==> flow/design.v <==
`timescale 1ns / 1ps
module uart_tx_top(
input clk, rst, baud_pulse, pen, thre, stb, sticky_parity, eps, set_break,
input [7:0] din,
input [1:0] wls,
output reg pop, sreg_empty,tx
);
typedef enum logic [1:0] {idle = 0, start = 1 , send = 2 , parity = 3} state_type;
state_type state = idle;   
 reg [7:0] shft_reg;
 reg tx_data;
 reg d_parity;
 reg [2:0] bitcnt = 0;
 reg [4:0] count = 5'd15;
 reg parity_out;
 always@(posedge clk, posedge rst)
 begin
     if(rst)
       begin
       state  <= idle;
       count  <= 5'd15;
       bitcnt <= 0;
       shft_reg   <= 8'bxxxxxxxx;
       pop        <= 1'b0;
       sreg_empty <= 1'b0;
       tx_data    <= 1'b1;  
       end
     else if(baud_pulse)
        begin
           case(state)
             idle: 
              begin
                if(thre == 1'b0)  
                begin 
                    if(count != 0)
                      begin
                      count <= count - 1;
                      state <= idle;
                      end
                    else
                      begin
                      count <= 5'd15;
                      state <= start;
                      bitcnt  <= {1'b1,wls};
                         pop         <= 1'b1;   
                         shft_reg    <= din;    
                         sreg_empty  <= 1'b0;
                         tx_data <= 1'b0;  
                      end
                 end
              end
             start: 
               begin
                        case(wls)
                         2'b00: d_parity <= ^din[4:0];
                         2'b01: d_parity <= ^din[5:0];
                         2'b10: d_parity <= ^din[6:0];
                         2'b11: d_parity <= ^din[7:0];             
                         endcase
                     if( count != 0)
                      begin
                      count <= count - 1;
                      state <= start;
                      end
                    else
                      begin
                      count  <= 5'd15;
                      state  <= send;
                      tx_data    <= shft_reg[0]; 
                      shft_reg   <= shft_reg >> 1; 
                      pop        <= 1'b0;
                      end
               end
             send: 
               begin
                       case({sticky_parity, eps})
                        2'b00: parity_out <= ~d_parity;
                        2'b01: parity_out <= d_parity;
                        2'b10: parity_out <= 1'b1;
                        2'b11: parity_out <= 1'b0;
                        endcase
                     if(bitcnt != 0)
                          begin
                                if(count != 0)
                                  begin
                                  count <= count - 1;
                                  state <= send;  
                                  end
                                else
                                  begin
                                  count <= 5'd15;
                                  bitcnt <= bitcnt - 1;
                                  tx_data    <= shft_reg[0]; 
                                  shft_reg   <= shft_reg >> 1;
                                  state <= send;
                                  end
                             end
                       else
                          begin
                                if(count != 0)
                                  begin
                                  count <= count - 1;
                                  state <= send;  
                                  end
                                else
                                  begin
                                   count <= 5'd15;
                                   sreg_empty <= 1'b1;
                                      if(pen == 1'b1)
                                       begin
                                         state <= parity;
                                         count <= 5'd15;
                                         tx_data <= parity_out;
                                       end  
                                      else
                                       begin
                                         tx_data <= 1'b1;
                                         count   <= (stb == 1'b0 )? 5'd15 :(wls == 2'b00) ? 5'd23 : 5'd31;
                                         state   <= idle;
                                       end  
                                  end
                        end 
               end
             parity: 
               begin
                     if(count != 0)
                      begin
                      count <= count - 1;
                      state <= parity;
                      end
                    else
                      begin
                      tx_data <= 1'b1;
                      count   <= (stb == 1'b0 )? 5'd15 :(wls == 2'b00) ? 5'd17 : 5'd31;
                      state <= idle;
                      end
               end 
             default: ;
            endcase   
        end
 end
always@(posedge clk, posedge rst)
begin
if(rst)
  tx <= 1'b1;
else
  tx <= tx_data & ~set_break;
end    
endmodule
==> Reports on uart_tx_top <==
Tool output for the design above, in the order of the flow.
Lines are those of the file above, counted from 1.
Cell names lack the library's common part.
{ "inputs": {"top_module": "uart_tx_top", "clock": "clk", "library": "sky130hd", "corner": "tt_025C_1v80"} }

==> Word-level counts <==
Counts by Yosys on the flattened word-level netlist (proc, flatten, opt, wreduce; memories kept). Register bits leave out memories and registers merged into their read ports (data or address). Print and check cells are left out. Cells with the same type and inputs are merged into one.
{ "op_classes": {"n_addsub": 2, "mux": 43, "n_eq": 17, "logic": 4, "reduce_logical": 21} }
{ "ops": {"columns": ["cell", "n"], "rows": [
  ["5-bit 2-to-1 mux", 8],
  ["8-bit 2-to-1 mux", 4],
  ["8-bit parallel mux with 3-bit select", 1],
  ["5-bit parallel mux with 4-bit select", 1],
  ["6-bit AND reduction", 3],
  ["2-bit inequality test (second input constant)", 7],
  ["2-bit equality test (second input constant)", 6],
  ["1-bit parallel mux with 4-bit select", 3],
  ["3-bit 2-to-1 mux", 4],
  ["2-bit 2-to-1 mux", 6],
  ["5-bit AND reduction", 2],
  ["1-bit 2-to-1 mux", 10],
  ["3-bit AND reduction", 3],
  ["8-bit parity", 1],
  ["2-bit parallel mux with 4-bit select", 1],
  ["4-bit 2-to-1 mux", 2],
  ["7-bit parity", 1],
  ["2-bit by 1-bit equality test with 1-bit output (second input constant)", 3],
  ["2-bit logical NOT", 3],
  ["3-bit nonzero test", 2],
  ["6-bit parity", 1],
  ["3-bit parallel mux with 2-bit select", 1],
  ["5-bit by 1-bit subtractor with 5-bit output (second input constant)", 1],
  ["5-bit nonzero test", 1],
  ["5-bit parity", 1],
  ["2-bit nonzero test", 2],
  ["4-bit nonzero test", 1],
  ["1-bit parallel mux with 2-bit select", 2]
]} }
Other operator kinds: 4; their cells: 6.
{ "word_totals": {"regBits": 24, "inputBits": 19, "output_inout_bits": 3} }

==> Logic depth <==
Yosys ltp: most cells in a row. Word level: on the elaborated netlist, between registers, memories and ports. Mapped: between sequential cells and ports; inverters and the memories' decode and read muxes count.
{ "logic_depth": {"word_depth": 7, "ABC_AREA": 0, "ltp_mapped": 7} }

==> Mapped cells and area <==
Yosys stat after the flow's synthesis: flattened, memories mapped to cells. It holds for the ABC_AREA given above (unset counts as 0); a run with the other value may have another netlist.
The area totals of this step are shown rounded.
{ "mapped": {"seq_area_um2": 618, "synth_area_um2": 1530, "flip_flops": 24, "stdcells": 161, "buffers": 6} }
{ "types": {"columns": ["cell_type", "n"], "rows": [
  ["dfrtp_1", 16],
  ["dfstp_2", 6],
  ["ha_1", 8],
  ["mux2i_1", 8],
  ["nor2_1", 21],
  ["a21oi_1", 14],
  ["xnor2_1", 7],
  ["edfxtp_1", 2],
  ["nand2_1", 11],
  ["inv_1", 10],
  ["o21ai_0", 6],
  ["nor2b_1", 4],
  ["nor4b_4", 1],
  ["buf_4", 3],
  ["o31ai_4", 1],
  ["a31oi_1", 3],
  ["and3_1", 3],
  ["o2111ai_1", 2]
]} }
Other cell types: 30; their cells: 35.

==> Worst setup path after synthesis <==
OpenSTA on the mapped netlist: ideal clock, no wires. The path of least setup slack (recovery checks aside). Input and output delay are each 20% of the period. Register names are those of the netlist, which keeps one name where synthesis merged equal registers.
{ "synth_timing": {"path_kind": "flip-flop to flip-flop", "from": "reg state[0]", "to": "reg state[1]", "arrival_ns": 1.825, "n_path_buf": 2, "setup_slack_ns": 0.210, "stages": 7, "period_ns": 2.16, "launch_ns": 0.000, "delay_ns": 1.950, "period_less_setup_slack_ns": 1.95} }
"delay_ns" = arrival - input delay + setup time.
"stages" counts driving pins, that of a launching flip-flop among them; a cell with two outputs on the path counts twice.
"period_less_setup_slack_ns" is the clock period less the worst setup slack; recovery checks do not enter. This is arithmetic on one report: input and output delays are still those of the set period (20% each).
The rows between start and end are the longest chain of elaborated cells between them; the timing report does not say that the signal goes this way. Where chains are equally long, one stands for them.
Each line given opens the expression or statement behind the cell; cells for indexed reads and writes are added by Yosys, which also makes memories of some case tables.
At most two assigning lines are given for a register; there are more.
{ "synth_between": {"cell_sequence": "dfrtp_1 -> ha_1 -> buf_4 -> or4_4 -> and2_1 -> clkbuf_1 -> mux2_4", "elab_chain_cells": 3} }
{ "synth_rtl": {"columns": ["element", "line_no", "source"], "rows": [
  ["start, declared", 9, "state_type state = idle;"],
  ["start, assigned", 20, "state  <= idle;"],
  ["start, assigned", 38, "state <= idle;"],
  ["2-bit equality test", 30, "case(state)"],
  ["4-bit nonzero test", null, null],
  ["3-bit AND reduction", null, null],
  ["end, assigned", 20, null],
  ["end, assigned", 38, null],
  ["end, declared", 9, null]
]} }

==> Worst path after layout <==
Path of least setup slack in the final report of flow run 1 (OpenROAD, finished layout, wires in). Where an end is a register, its clock arrival counts in the times.
{ "layout_timing": {"path_kind": "flip-flop to flip-flop", "from": "reg state[0]", "to": "reg state[1]", "n_path_buf": 0, "period_ns": 1.38, "launch_ns": 0.27, "setup_slack_ns": -0.43, "stages": 6, "arrival_ns": 1.97} }
The rows between start and end are the longest chain of elaborated cells between them; the timing report does not say that the signal goes this way. Where chains are equally long, one stands for them.
At most two assigning lines are given for a register; there are more.
{ "layout_between": {"cell_sequence": "dfrtp_1 -> inv_2 -> ha_4 -> or4_4 -> and2_4 -> mux2_4", "elab_chain_cells": 3} }
{ "layout_rtl": {"columns": ["element", "line_no", "source"], "rows": [
  ["start, declared", 9, "state_type state = idle;"],
  ["start, assigned", 20, "state  <= idle;"],
  ["start, assigned", 38, "state <= idle;"],
  ["2-bit equality test", 30, "case(state)"],
  ["4-bit nonzero test", null, null],
  ["3-bit AND reduction", null, null],
  ["end, assigned", 20, null],
  ["end, assigned", 38, null],
  ["end, declared", 9, null]
]} }

Memo
Re: implementation data of uart_tx_top

Settings and measured results of 2 stored flow runs for module uart_tx_top (sky130hd), not sorted in any way. The constraints put input and output delay at 20% of the set period each and load the outputs with 0.01 pF.
"timing.worst_path_ns" is the time allowed to the run's worst setup path (the clock period less input and output delay, where it has them) less its slack. Clock arrival times count: a late capture clock shortens it, a late launch clock lengthens it.
"fin_power_uw" rests on the timing tool's default activity at the inputs, not on a simulated workload.
Measured values are rounded.

Flow run 1
==> flow/run.sh <==
#!/bin/bash
# the make line also repeats the synthesis and layout settings of config.mk as NAME=value (left out here)
make -C /OpenROAD-flow-scripts/flow DESIGN_CONFIG=/design/flow/config.mk WORK_HOME=/design/flow/orfs CLKGATE_MAP_FILE= finish
==> flow/config.mk <==
export PLATFORM = sky130hd
export DESIGN_NAME = uart_tx_top
export DESIGN_NICKNAME = uart_tx_top
export VERILOG_FILES = /design/flow/design.v
export SDC_FILE = /design/flow/constraint.sdc
export NUM_CORES = 4
export LEC_CHECK = 0
export CAP_MARGIN = 20
export CORE_MARGIN = 2
export CORE_UTILIZATION = 40
export SLEW_MARGIN = 20
==> flow/constraint.sdc <==
create_clock -name core_clock -period 1.38 [get_ports {clk}]
set_input_delay 0.2760 -clock core_clock [delete_from_list [all_inputs] [get_ports {clk}]]
set_output_delay 0.2760 -clock core_clock [all_outputs]
set_load 0.01 [all_outputs]

==> results of flow run 1, as JSON <==
{
  "fin_power_uw": 3840,
  "tns_setup_ns": -6.91,
  "final_setup_ws_ns": -0.433,
  "final_util_frac": 0.669,
  "synth_chip_area_um2": 1530,
  "timing.worst_path_ns": 1.81,
  "critical_path_type": "flip-flop to flip-flop",
  "total_die_area_um2": 4350
}

Flow run 2
==> flow/run.sh <==
#!/bin/bash
# the make line also repeats the synthesis and layout settings of config.mk as NAME=value (left out here)
make -C /OpenROAD-flow-scripts/flow DESIGN_CONFIG=/design/flow/config.mk WORK_HOME=/design/flow/orfs CLKGATE_MAP_FILE= finish
==> flow/config.mk <==
export PLATFORM = sky130hd
export DESIGN_NAME = uart_tx_top
export DESIGN_NICKNAME = uart_tx_top
export VERILOG_FILES = /design/flow/design.v
export SDC_FILE = /design/flow/constraint.sdc
export NUM_CORES = 4
export LEC_CHECK = 0
export ABC_AREA = 1
export CAP_MARGIN = 35
export CELL_PAD_IN_SITES_GLOBAL_PLACEMENT = 3
export CORE_MARGIN = 2
export CORE_UTILIZATION = 42
export CTS_CLUSTER_SIZE = 61
export PLACE_DENSITY_LB_ADDON = 0.18
export SLEW_MARGIN = 5
export TNS_END_PERCENT = 65
==> flow/constraint.sdc <==
create_clock -name core_clock -period 2.86 [get_ports {clk}]
set_input_delay 0.5720 -clock core_clock [delete_from_list [all_inputs] [get_ports {clk}]]
set_output_delay 0.5720 -clock core_clock [all_outputs]
set_load 0.01 [all_outputs]

==> results of flow run 2, as JSON <==
{
  "outcome": "did not finish, placement stopped with FLW-0024"
}
